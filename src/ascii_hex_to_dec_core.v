==> flow/design.v <==
module ascii_hex_digit(
    input  wire [7:0] ch_i,
    output reg  [3:0] nibble_o,
    output reg        valid_o
);
    always @* begin
        valid_o  = 1'b1;
        case (ch_i)
            8'h30: nibble_o = 4'h0;  
            8'h31: nibble_o = 4'h1;
            8'h32: nibble_o = 4'h2;
            8'h33: nibble_o = 4'h3;
            8'h34: nibble_o = 4'h4;
            8'h35: nibble_o = 4'h5;
            8'h36: nibble_o = 4'h6;
            8'h37: nibble_o = 4'h7;
            8'h38: nibble_o = 4'h8;
            8'h39: nibble_o = 4'h9;
            8'h41,8'h61: nibble_o = 4'hA;  
            8'h42,8'h62: nibble_o = 4'hB;  
            8'h43,8'h63: nibble_o = 4'hC;  
            8'h44,8'h64: nibble_o = 4'hD;  
            8'h45,8'h65: nibble_o = 4'hE;  
            8'h46,8'h66: nibble_o = 4'hF;  
            default: begin nibble_o = 4'h0; valid_o = 1'b0; end
        endcase
    end
endmodule
module ascii_hex_to_dec_core #(
    parameter integer BIN_WIDTH = 32, 
    parameter integer DIGITS    = 10
)(
    input  wire                 clk,
    input  wire                 rst_n,
    input  wire [7:0]           ascii_i,
    input  wire                 valid_i,
    input  wire                 last_i,
    output wire                 ready_o,
    output reg                  done_o,
    output reg                  err_o,
    output reg  [DIGITS*4-1:0]  bcd_o,
    output reg  [DIGITS-1:0]    digit_en_o
);
    wire [BIN_WIDTH-1:0] bin_w;
    wire [5:0]           nibbles_w;  
    wire                 acc_ready_w, acc_word_ready_w;  
    wire                 acc_err_w;   
    hex_to_bin #(.WIDTH(BIN_WIDTH)) u_hex2bin (
        .clk(clk), .rst_n(rst_n),
        .ascii_i(ascii_i), .valid_i(valid_i), .last_i(last_i),
        .ready_o(acc_ready_w), .err_o(acc_err_w),
        .bin_o(bin_w), .nibble_count_o(nibbles_w), .word_ready_o(acc_word_ready_w)
    );
    assign ready_o = acc_ready_w;  
    reg start_bcd;
    wire bcd_busy, bcd_done;  
    wire [DIGITS*4-1:0] bcd_w;  
    bin_to_bcd #(.IN_WIDTH(BIN_WIDTH), .DIGITS(DIGITS)) u_b2b (
        .clk(clk), .rst_n(rst_n),
        .start_i(start_bcd), .bin_i(bin_w),
        .busy_o(bcd_busy), .done_o(bcd_done), .bcd_o(bcd_w)
    );
    reg converting;  
    always @(posedge clk or negedge rst_n) begin
        if (!rst_n) begin
            start_bcd <= 1'b0; converting <= 1'b0; done_o <= 1'b0; err_o <= 1'b0;
            bcd_o <= 0; digit_en_o <= 0;
        end else begin
            done_o <= 1'b0;  
            if (acc_word_ready_w && !converting) begin
                err_o <= acc_err_w;  
                start_bcd <= 1'b1;   
                converting <= 1'b1;  
            end else begin
                start_bcd <= 1'b0;  
            end
            if (bcd_done && converting) begin
                converting <= 1'b0;  
                bcd_o <= bcd_w;      
                digit_en_o <= lz_mask(bcd_w);  
                if (is_zero(bcd_w)) begin
                    digit_en_o <= {{(DIGITS-1){1'b0}}, 1'b1};
                end
                done_o <= 1'b1;
            end
        end
    end
    function [DIGITS-1:0] lz_mask(input [DIGITS*4-1:0] b);
        integer k;
        reg seen;
        begin
            seen = 1'b0;
            for (k = DIGITS-1; k >= 0; k = k - 1) begin
                if (!seen && b[k*4 +: 4] == 4'd0) lz_mask[k] = 1'b0;
                else begin
                    seen = 1'b1;
                    lz_mask[k] = 1'b1;
                end
            end
        end
    endfunction
    function is_zero(input [DIGITS*4-1:0] b);
        integer k;
        begin
            is_zero = 1'b1;
            for (k = 0; k < DIGITS; k = k + 1) begin
                if (b[k*4 +: 4] != 4'd0) is_zero = 1'b0;
            end
        end
    endfunction
endmodule
module bin_to_bcd #(
    parameter integer IN_WIDTH = 32,
    parameter integer DIGITS   = 10
)(
    input  wire                 clk,
    input  wire                 rst_n,
    input  wire                 start_i,
    input  wire [IN_WIDTH-1:0]  bin_i,
    output reg                  busy_o,
    output reg                  done_o,
    output reg  [DIGITS*4-1:0]  bcd_o
);
    localparam integer CNT_W = $clog2(IN_WIDTH+1);
    reg [IN_WIDTH-1:0] shift_reg;    
    reg [DIGITS*4-1:0] bcd_reg;      
    reg [CNT_W-1:0]    cnt;          
    integer d;  
    always @(posedge clk or negedge rst_n) begin
        if (!rst_n) begin
            busy_o <= 1'b0; done_o <= 1'b0; shift_reg <= 0; bcd_reg <= 0; cnt <= 0; bcd_o <= 0;
        end else begin
            done_o <= 1'b0;  
            if (start_i && !busy_o) begin
                busy_o <= 1'b1;
                shift_reg <= bin_i;
                bcd_reg <= {DIGITS*4{1'b0}};
                cnt <= IN_WIDTH[CNT_W-1:0];
            end else if (busy_o) begin
                for (d = 0; d < DIGITS; d = d + 1) begin
                    if (bcd_reg[d*4 +: 4] >= 5)
                        bcd_reg[d*4 +: 4] <= bcd_reg[d*4 +: 4] + 4'd3;
                end
                bcd_reg   <= {bcd_reg[DIGITS*4-2:0], shift_reg[IN_WIDTH-1]};
                shift_reg <= {shift_reg[IN_WIDTH-2:0], 1'b0};
                cnt <= cnt - 1'b1;
                if (cnt == 0) begin
                    busy_o <= 1'b0;
                    done_o <= 1'b1;
                    bcd_o  <= bcd_reg;
                end
            end
        end
    end
endmodule
module hex_to_bin #(
    parameter integer WIDTH = 32
)(
    input  wire        clk,
    input  wire        rst_n,
    input  wire [7:0]  ascii_i,
    input  wire        valid_i,
    input  wire        last_i,
    output wire        ready_o,        
    output reg         err_o,          
    output reg  [WIDTH-1:0] bin_o,     
    output reg  [5:0]  nibble_count_o, 
    output reg         word_ready_o    
);
    wire [3:0] nib;
    wire       nib_valid;
    ascii_hex_digit u_d(.ch_i(ascii_i), .nibble_o(nib), .valid_o(nib_valid));
    localparam integer MAX_NIBBLES = WIDTH/4;  
    reg in_word;  
    assign ready_o = (nibble_count_o < MAX_NIBBLES) || !in_word;
    always @(posedge clk or negedge rst_n) begin
        if (!rst_n) begin
            in_word         <= 1'b0;
            err_o           <= 1'b0;
            bin_o           <= {WIDTH{1'b0}};
            nibble_count_o  <= 6'd0;
            word_ready_o    <= 1'b0;
        end else begin
            word_ready_o <= 1'b0;  
            if (!in_word && valid_i) begin
                in_word        <= 1'b1;
                bin_o          <= {WIDTH{1'b0}};
                nibble_count_o <= 6'd0;
                err_o          <= 1'b0;
            end
            if (in_word && valid_i) begin
                if (!nib_valid) err_o <= 1'b1;
                if (nibble_count_o < MAX_NIBBLES) begin
                    bin_o <= (bin_o << 4) | nib;
                    nibble_count_o <= nibble_count_o + 1'b1;
                end
                if (last_i) begin
                    word_ready_o <= 1'b1;
                    in_word <= 1'b0;  
                end
            end
        end
    end
endmodule
# Tool chain data of ascii_hex_to_dec_core
# The steps from the RTL of ascii_hex_to_dec_core to its reports follow in flow order.
# Lines are those of the file above, counted from 1.
# Operators carry their Yosys type and port widths (W data, S select, Z words).
# Library cell names are shortened.
# Not given: n/a
[setup]
top_module = "ascii_hex_to_dec_core"
clock = "clk"
lib = "sky130hd"
corner = "tt_025C_1v80"

# Word-level counts
# Counts by Yosys on the flattened word-level netlist (proc, flatten, opt, wreduce; memories kept). Register bits leave out memories and registers merged into their read ports (data or address). Print and check cells are left out. Cells with the same type and inputs are merged into one.
[bits]
in_bits = 12
word_cells = 173
ff_bits = 215
[op_classes]
muxes = 71
compare = 1
logic = 2
add_sub_neg = 2
eq_ne = 22
reduce_logical = 58
[op_table]
columns = ["op", "count"]
rows = [
  ["$mux W32", 5],
  ["$eq A8 B7 Y1 const B", 12],
  ["$eq A8 B6 Y1 const B", 10],
  ["$mux W40", 2],
  ["$pmux W4 S15", 1],
  ["$mux W1", 57],
  ["$logic_not A4 Y1", 10],
  ["$reduce_bool A4 Y1", 10],
  ["$or A32 B4 Y32", 1],
  ["$mux W6", 5],
  ["$reduce_or A22 Y1", 1],
  ["$logic_and A1 B1 Y1", 14],
  ["$logic_not A1 Y1", 12],
  ["$reduce_or A2 Y1", 6],
  ["$mux W10", 1],
  ["$add A6 B1 Y6 const B", 1],
  ["$sub A6 B1 Y6 const B", 1],
  ["$lt A6 B4 Y1 const B", 1],
  ["$logic_not A6 Y1", 1],
  ["$reduce_bool A2 Y1", 2],
  ["$reduce_and A3 Y1", 1],
  ["$logic_or A1 B1 Y1", 1],
  ["$not A1 Y1", 1],
]

# Logic depth
# Longest topological path by Yosys (ltp), each cell counted once; first at word level (registers and memories cut), then after technology mapping (sequential cells cut; the memories' decode and read muxes count).
[logic_depth]
word_depth = 39
ABC_AREA = 0
depth_mapped = 7
mapped_depth_nobuf = 6

# After synthesis
# The flow's flattened synthesis, as Yosys stat reports it; memories are mapped. The netlist is that of the ABC_AREA named above (0 if unset); the other value can give another one.
# The area totals of this step are shown rounded.
[synth_totals]
flip_flops = 215
area_um2 = 8600
n_buf = 47
cell_count = 799
[types]
columns = ["cell", "count", "type_area_um2"]
rows = [
  ["dfrtp_1", 215, 5380.16],
  ["nand2_1", 268, 1.01E+03],
  ["mux2_2", 39, 439.171],
  ["o21ai_0", 79, 395.379],
  ["mux2i_1", 35, 350.336],
  ["a22o_1", 21, 183.926],
  ["clkbuf_1", 27, 101.347],
  ["nand3_1", 19, 95.091],
  ["nor4_1", 9, 56.304],
  ["buf_2", 11, 55.053],
  ["nor2_1", 14, 52.55],
  ["buf_6", 4, 45.043],
  ["ha_1", 3, 37.536],
  ["a31oi_1", 5, 31.28],
  ["mux2_4", 2, 30.029],
  ["and2_1", 4, 25.024],
  ["inv_1", 6, 22.522],
  ["o31ai_1", 3, 22.522],
]
# Not listed: further types 24, cells in them 35.
# By module: a second synthesis without flattening, with its own total; a netlist apart from the flattened one above.
[unflattened]
hier_cells = 794
hier_area_um2 = 8800
# Each row is one instance without its submodules.
[modules]
columns = ["module", "mod_seq_area_um2", "cells", "mod_area_um2", "instances"]
rows = [
  ["bin_to_bcd", 3000, 428, 5000, 1],
  ["ascii_hex_to_dec_core", 1400, 225, 2100, 1],
  ["hex_to_bin #(WIDTH=32)", 1000, 115, 1500, 1],
  ["ascii_hex_digit", 0.0, 26, 190, 1],
]

# Path before layout
# OpenSTA on the mapped netlist: ideal clock, no wires. The path of least setup slack (recovery checks aside). Input and output delay are each 20% of the period. Register names are those of the netlist, which keeps one name where synthesis merged equal registers.
[synth_path]
path_type = "flip-flop to flip-flop"
from = "register u_b2b.cnt[0]"
to = "register u_b2b.bcd_o[8]"
clock_period_ns = 1.59
path_buffers = 1
arrival_time_ns = 1.365
path_delay_ns = 1.490
required_ns = 1.465
launch_ns = 0.000
path_stages = 7
slack_ns = 0.100
synth_period_reached_ns = 1.49
# "path_delay_ns" is the arrival time less input delay plus setup time.
# "path_stages" counts driving pins, that of a launching flip-flop among them; a cell with two outputs on the path counts twice.
# "synth_period_reached_ns" is the clock period less the worst setup slack; recovery checks do not enter. This is arithmetic on one report: input and output delays are still those of the set period (20% each).
# Between the ends stands the longest chain of elaborated cells between them, by number of cells; it is not shown to be the way that was timed. Of several equally long chains one is given.
# Each line given opens the expression or statement behind the cell; cells for indexed reads and writes are added by Yosys, which also makes memories of some case tables.
# A register here has more assigning lines than the two given.
[synth_via]
cell_sequence = "dfrtp_1 inv_1 ha_1 nor4b_2 nand2_2 buf_6 mux2_4"
elab_chain_cells = 2
cone_cells = 2
lines_between = 1
cone_classes = "2 x reduce/logical"
[synth_lines]
columns = ["item", "line", "text"]
rows = [
  ["start, declared", 127, "reg [CNT_W-1:0]    cnt;"],
  ["start, assigned", 138, "cnt <= IN_WIDTH[CNT_W-1:0];"],
  ["start, assigned", 146, "cnt <= cnt - 1'b1;"],
  ["$logic_not A6 Y1", 147, "if (cnt == 0) begin"],
  ["$reduce_and A3 Y1", "n/a", ""],
  ["end, assigned", 131, "busy_o <= 1'b0; done_o <= 1'b0; shift_reg <= 0; bcd_reg <= 0; cnt <= 0; bcd_o <= 0;"],
  ["end, assigned", 150, "bcd_o  <= bcd_reg;"],
  ["end, declared", 122, "output reg  [DIGITS*4-1:0]  bcd_o"],
]

# Path in the finished layout
# Path of least setup slack in the final report of run 1 (OpenROAD, finished layout, wires in). Where an end is a register, its clock arrival counts in the times.
[layout_path]
path_type = "flip-flop to flip-flop"
from = "register u_b2b.bcd_o[29]"
to = "register digit_en_o[3]"
path_stages = 6
launch_ns = 0.49
slack_ns = -0.36
path_buffers = 1
arrival_time_ns = 1.95
required_ns = 1.60
clock_period_ns = 1.23
# Between the ends stands the longest chain of elaborated cells between them, by number of cells; it is not shown to be the way that was timed. Of several equally long chains one is given.
# A register here has more assigning lines than the two given.
[layout_via]
cell_sequence = "dfrtp_1 nor4_2 buf_4 nand4_1 nor2_2 a41oi_1"
elab_chain_cells = 20
cone_cells = 25
lines_between = 4
cone_classes = "14 x mux; 11 x reduce/logical"
[layout_lines]
columns = ["item", "line", "text"]
rows = [
  ["start, declared", 122, "output reg  [DIGITS*4-1:0]  bcd_o"],
  ["start, assigned", 131, "busy_o <= 1'b0; done_o <= 1'b0; shift_reg <= 0; bcd_reg <= 0; cnt <= 0; bcd_o <= 0;"],
  ["start, assigned", 150, "bcd_o  <= bcd_reg;"],
  ["$logic_not A4 Y1", 94, "if (!seen && b[k*4 +: 4] == 4'd0) lz_mask[k] = 1'b0;"],
  ["$logic_and A1 B1 Y1", 94, ""],
  ["$mux W1", 94, ""],
  ["$mux W1", 77, "if (bcd_done && converting) begin"],
  ["$logic_not A1 Y1", 94, ""],
  ["$logic_and A1 B1 Y1", 94, ""],
  ["$mux W1", 94, ""],
  ["(+6 left out)", "n/a", ""],
  ["$logic_and A1 B1 Y1", 94, ""],
  ["$mux W1", 94, ""],
  ["$mux W1", 77, ""],
  ["$logic_not A1 Y1", 94, ""],
  ["$logic_and A1 B1 Y1", 94, ""],
  ["$mux W1", 94, ""],
  ["$mux W10", 81, "if (is_zero(bcd_w)) begin"],
  ["end, assigned", 80, "digit_en_o <= lz_mask(bcd_w);"],
  ["end, assigned", 82, "digit_en_o <= {{(DIGITS-1){1'b0}}, 1'b1};"],
  ["end, declared", 42, "output reg  [DIGITS-1:0]    digit_en_o"],
]

# Flow measurements of ascii_hex_to_dec_core on sky130hd: 2 stored runs with different settings, listed in no order. Input and output delays are each 20% of the period that was set; the output load is 0.01 pF.
# "clock_period_reached_ns" means the clock period less the worst setup slack. The figure is calculated, with input and output delays left at 20% of the set period.
# "worst_setup_path_time_ns" means the part of the period allowed to the worst setup path (the constraints hold back 20% at inputs and 20% at outputs) less its slack; where the path has registers, the arrival times of their clocks count too.
# By "design_power_mw" is meant OpenSTA's value without simulated activity: inputs other than the clock are taken to toggle once in ten clock periods, and the tool carries that through the logic.
# The measured numbers are rounded.

[[run]]
name = "run 1"
[run.settings]
period_ns = 1.23
CORE_UTILIZATION = 45
SETUP_SLACK_MARGIN = -0.02
PLACE_DENSITY = 0.39
CORE_ASPECT_RATIO = 0.5
CORE_MARGIN = 9
CELL_PAD_IN_SITES_GLOBAL_PLACEMENT = 0
TNS_END_PERCENT = 25
ABC_AREA = 0
CAP_MARGIN = 15
SLEW_MARGIN = 20
MIN_ROUTING_LAYER = "met2"
MAX_ROUTING_LAYER = "met5"
[run.results]
layout_stdcell_area_um2 = 11000
die_area_um2 = 25000
worst_setup_path_time_ns = 1.59
worst_path_kind = "flip-flop to flip-flop"
layout_utilization_pct = 59
design_power_mw = 18
final_setup_ws_ns = -0.36
yosys_chip_area_um2 = 8600
fin_tns_ns = -19
clock_period_reached_ns = 1.586

[[run]]
name = "run 2"
[run.settings]
period_ns = 1.75
CORE_UTILIZATION = 36
CAP_MARGIN = 20
CORE_MARGIN = 2
SLEW_MARGIN = 20
[run.results]
layout_stdcell_area_um2 = 11000
die_area_um2 = 25000
worst_setup_path_time_ns = 1.34
worst_path_kind = "flip-flop to output port"
layout_utilization_pct = 45
design_power_mw = 12
final_setup_ws_ns = 0.061
yosys_chip_area_um2 = 8600
fin_tns_ns = 0.000
clock_period_reached_ns = 1.689
